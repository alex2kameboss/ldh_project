==> flow/design.v <==
module flow_16to8(
input                   clk      ,   
input                   rst_n    ,   
input                   cfg_en   ,   
input                   src_val  ,   
output reg              src_rdy  ,   
input      [16-1:0]     src_data ,   
output reg              dst_val  ,   
input                   dst_rdy  ,   
output reg [8-1:0]      dst_data     
);
reg cnt;
reg [15:0] reg_data;
wire output_accepted;
wire inp_val;
assign inp_val = src_val & src_rdy & cfg_en;
assign output_accepted = dst_val & dst_rdy ;
always @(posedge clk or negedge rst_n)
if (~rst_n)             cnt <= 1'b0   ; else
if (~cfg_en)            cnt <= 1'b0   ; else
if (output_accepted)    cnt <= ~cnt;
always @(posedge clk or negedge rst_n)
if (~rst_n)       dst_data <= 1'b0                                ; else
if (~cfg_en)      dst_data <= 1'b0                                ; else
                  dst_data <= cnt ? reg_data[15:8] : reg_data[7:0];
always @(posedge clk or negedge rst_n)
if (~rst_n)                 src_rdy <= 1'b1; else
if (inp_val)                src_rdy <= 1'b0; else
if (cnt & output_accepted)  src_rdy <= 1'b1; 
always @(posedge clk or negedge rst_n)
if (~rst_n)  reg_data <= 0; else
if (inp_val) reg_data <= src_data;
always @(posedge clk or negedge rst_n)
if (~rst_n)                dst_val <= 1'b0; else
if (~cfg_en)               dst_val <= 1'b0; else
if (inp_val)               dst_val <= 1'b1; else
if (cnt & output_accepted) dst_val <= 1'b0;
endmodule  
From RTL to reports: flow_16to8
Tool output for the design above, in the order of the flow.
Lines are those of the file above, counted from 1.
Library cell names are shortened.
A cell with - has no value.
- design top: flow_16to8
- clock: clk
- standard-cell library: sky130hd
- corner: tt_025C_1v80

Word-level counts
Source: Yosys, flattened and elaborated, memories not mapped. Widths are those after wreduce. Registers that Yosys merges into a memory's read port (data or address) are not register bits. Print and check cells do not count. Equal cells are merged and count once.
- noted flip-flop bits (word level): 27
- latch bits at 0
- memory bits (writable): 0
- memory bits (read-only): 0
- word width x clocked read ports at 0
- memory cells at 0
- input port bits at 21
- output and inout bits: 10
- noted cells after elaboration: 22
- add/subtract/negate cells: 0
- multipliers at 0
- noted divide/modulo/power cells: 0
- $lt $le $gt $ge at 0
- equality and inequality tests: 2
- shift operators: 0
- multiplexer cells: 9
- bitwise gates (word level) at 5
- reductions and logical operators at 1
- operator list (cell ; count):
    2-to-1 mux 8 bit ; 2
    2-to-1 mux 1 bit ; 7
    AND 1 bit ; 4
    inequality test 3 x 1 -> 1 bit (second input constant) ; 1
    inequality test 2 x 1 -> 1 bit (second input constant) ; 1
    nonzero test 2 bit ; 1
    inverter 1 bit ; 1

Depth
Depth = most cells in a row (Yosys ltp): at word level without a register or memory, in the mapped netlist without a sequential cell, where the memories' decode and read muxes count.
- depth in word-level cells at 5
- ABC_AREA at 0
- depth in mapped cells at 3
- gate-level depth less buffers at 2

Mapped cells and area
Yosys stat after the flow's synthesis: flattened, memories mapped to cells. It holds for the ABC_AREA given above (unset counts as 0); a run with the other value may have another netlist.
- cells by type (cell type ; count ; area in all (µm²)):
    dfrtp_1 ; 26 ; 650.624
    mux2_4 ; 10 ; 150.144
    mux2i_1 ; 8 ; 80.077
    mux2_2 ; 6 ; 67.565
    a21bo_2 ; 3 ; 30.029
    nor2_1 ; 8 ; 30.029
    dfstp_2 ; 1 ; 26.275
    nand3_4 ; 1 ; 17.517
    buf_6 ; 1 ; 11.261
    a21oi_1 ; 2 ; 10.01
    nand3b_1 ; 1 ; 7.507
    buf_2 ; 1 ; 5.005
    nand3_1 ; 1 ; 5.005
    o21ai_0 ; 1 ; 5.005
    clkinv_1 ; 1 ; 3.754
    nand2_1 ; 1 ; 3.754
- mapped cells at 72
- noted chip area (Yosys): 1103.6 µm²
- noted area of sequential cells: 676.9 µm²
- flip-flop cells: 27
- noted buffers: 2

Path before layout
OpenSTA on the mapped netlist: ideal clock, no wires. The path of least setup slack (recovery checks aside). Input and output delay are each 20% of the period. Register names are those of the netlist, which keeps one name where synthesis merged equal registers.
- path type: register -> register
- start: reg src_rdy
- end: reg reg_data[0]
- noted period: 1.45 ns
- library setup time at 0.125 ns
- time at the first pin: 0.000 ns
- arrival time at 1.151 ns
- required time: 1.325 ns
- slack: 0.174 ns
- path delay at 1.276 ns
- noted stages on the path: 4
- buffers on the path: 1
- synthesis period reached at 1.276 ns
"path delay" is the arrival time less input delay plus setup time.
"stages on the path": output pins that drive a net of the path, with the launching flip-flop's if there is one; two outputs of one cell count as two.
"synthesis period reached" is the clock period less the worst setup slack; recovery checks do not enter. This is arithmetic on one report: input and output delays are still those of the set period (20% each).
The rows between start and end are the longest chain of elaborated cells between them; the timing report does not say that the signal goes this way. Where chains are equally long, one stands for them.
A line is the first line of the expression or statement that the cell stems from. Yosys adds cells for indexed reads and writes and turns some case tables into memories.
A register here has more assigning lines than the two given.
- cells stage by stage: dfstp_2 -> nand3_4 -> buf_6 -> mux2_4
- length of the longest elaborated chain: 2
- elaborated cells on any way between the ends: 2
- source lines of those cells: 1
- those cells by class: logic: 2
- ends and longest elaborated chain, post-synthesis (what ; line ; RTL):
    start: declaration ; 6 ; output reg              src_rdy  ,
    start: assignment ; 27 ; if (~rst_n)                 src_rdy <= 1'b1; else
    start: assignment ; 28 ; if (inp_val)                src_rdy <= 1'b0; else
    AND 1 bit x2 ; 16 ; assign inp_val = src_val & src_rdy & cfg_en;
    end: assignment ; 31 ; if (~rst_n)  reg_data <= 0; else
    end: assignment ; 32 ; if (inp_val) reg_data <= src_data;
    end: declaration ; 13 ; reg [15:0] reg_data;

Worst path after layout
Path of least setup slack in the final report of record 1 (OpenROAD, finished layout, wires in). Where an end is a register, its clock arrival counts in the times.
- path type: register -> output
- start: reg src_rdy
- end: out src_rdy
- noted period: 2.01 ns
- external output delay at 0.40 ns
- time at the first pin: 0.26 ns
- arrival time at 1.40 ns
- required time: 1.61 ns
- slack: 0.21 ns
- noted stages on the path: 2
- buffers on the path: 1
A register here has more assigning lines than the two given.
- cells stage by stage: dfstp_2 -> clkdlybuf4s50_1
- length of the longest elaborated chain: 0
- elaborated cells on any way between the ends: 0
- source lines of those cells: 0
- ends and longest elaborated chain, after layout (what ; line ; RTL):
    start: declaration ; 6 ; output reg              src_rdy  ,
    start: assignment ; 27 ; if (~rst_n)                 src_rdy <= 1'b1; else
    start: assignment ; 28 ; if (inp_val)                src_rdy <= 1'b0; else
    end: declaration ; 6 ;

Appendix: measured runs

Below are 2 stored runs of the flow (Yosys, OpenROAD; platform sky130hd) on flow_16to8, each with its settings and what was measured, unordered. Constraints: input delay and output delay 20% of the set period each, output load 0.01 pF.
"period achieved": clock period set for the run, less the worst setup slack. It is reckoned from that one timing run; input and output delays stay at 20% of the period that was set.
"worst setup path time" = time allowed to the worst setup path (clock period - input delay - output delay, where it has them) - its slack; a late launch clock adds to it, a late capture clock takes from it.

Record 1

==> flow/run.sh <==
#!/bin/bash
# the make line also repeats the synthesis and layout settings of config.mk as NAME=value (left out here)
make -C /OpenROAD-flow-scripts/flow DESIGN_CONFIG=/design/flow/config.mk WORK_HOME=/design/flow/orfs CLKGATE_MAP_FILE= finish
==> flow/config.mk <==
export PLATFORM = sky130hd
export DESIGN_NAME = flow_16to8
export DESIGN_NICKNAME = flow_16to8
export VERILOG_FILES = /design/flow/design.v
export SDC_FILE = /design/flow/constraint.sdc
export NUM_CORES = 4
export LEC_CHECK = 0
export CAP_MARGIN = 20
export CELL_PAD_IN_SITES_DETAIL_PLACEMENT = 1
export CORE_MARGIN = 7
export CORE_UTILIZATION = 18
export CTS_CLUSTER_SIZE = 22
export GPL_ROUTABILITY_DRIVEN = 1
export MIN_ROUTING_LAYER = met2
export PLACE_DENSITY = 0.53
export SETUP_SLACK_MARGIN = -0.04
export SLEW_MARGIN = 20
==> flow/constraint.sdc <==
create_clock -name core_clock -period 2.01 [get_ports {clk}]
set_input_delay 0.4020 -clock core_clock [delete_from_list [all_inputs] [get_ports {clk}]]
set_output_delay 0.4020 -clock core_clock [all_outputs]
set_load 0.01 [all_outputs]

Measured in record 1:
- post-route setup TNS at 0.000 ns
- worst setup slack after layout at 0.209 ns
- worst setup path time at 1.40 ns
- type of the worst setup path: register -> output
- std-cell area (final layout) at 1534.0 µm²
- period achieved: 1.801 ns
- die area: 8519.3 µm²
- noted the synthesis area: 1103.6 µm²

Record 2

==> flow/run.sh <==
#!/bin/bash
# the make line also repeats the synthesis and layout settings of config.mk as NAME=value (left out here)
make -C /OpenROAD-flow-scripts/flow DESIGN_CONFIG=/design/flow/config.mk WORK_HOME=/design/flow/orfs CLKGATE_MAP_FILE= finish
==> flow/config.mk <==
export PLATFORM = sky130hd
export DESIGN_NAME = flow_16to8
export DESIGN_NICKNAME = flow_16to8
export VERILOG_FILES = /design/flow/design.v
export SDC_FILE = /design/flow/constraint.sdc
export NUM_CORES = 4
export LEC_CHECK = 0
export CAP_MARGIN = 20
export CORE_MARGIN = 2
export CORE_UTILIZATION = 40
export SLEW_MARGIN = 20
==> flow/constraint.sdc <==
create_clock -name core_clock -period 0.884 [get_ports {clk}]
set_input_delay 0.1768 -clock core_clock [delete_from_list [all_inputs] [get_ports {clk}]]
set_output_delay 0.1768 -clock core_clock [all_outputs]
set_load 0.01 [all_outputs]

Measured in record 2:
- post-route setup TNS at -8.793 ns
- worst setup slack after layout at -0.418 ns
- worst setup path time at 1.30 ns
- type of the worst setup path: register -> register
- std-cell area (final layout) at 1561.5 µm²
- period achieved: 1.302 ns
- die area: 3195.1 µm²
- noted the synthesis area: 1103.6 µm²
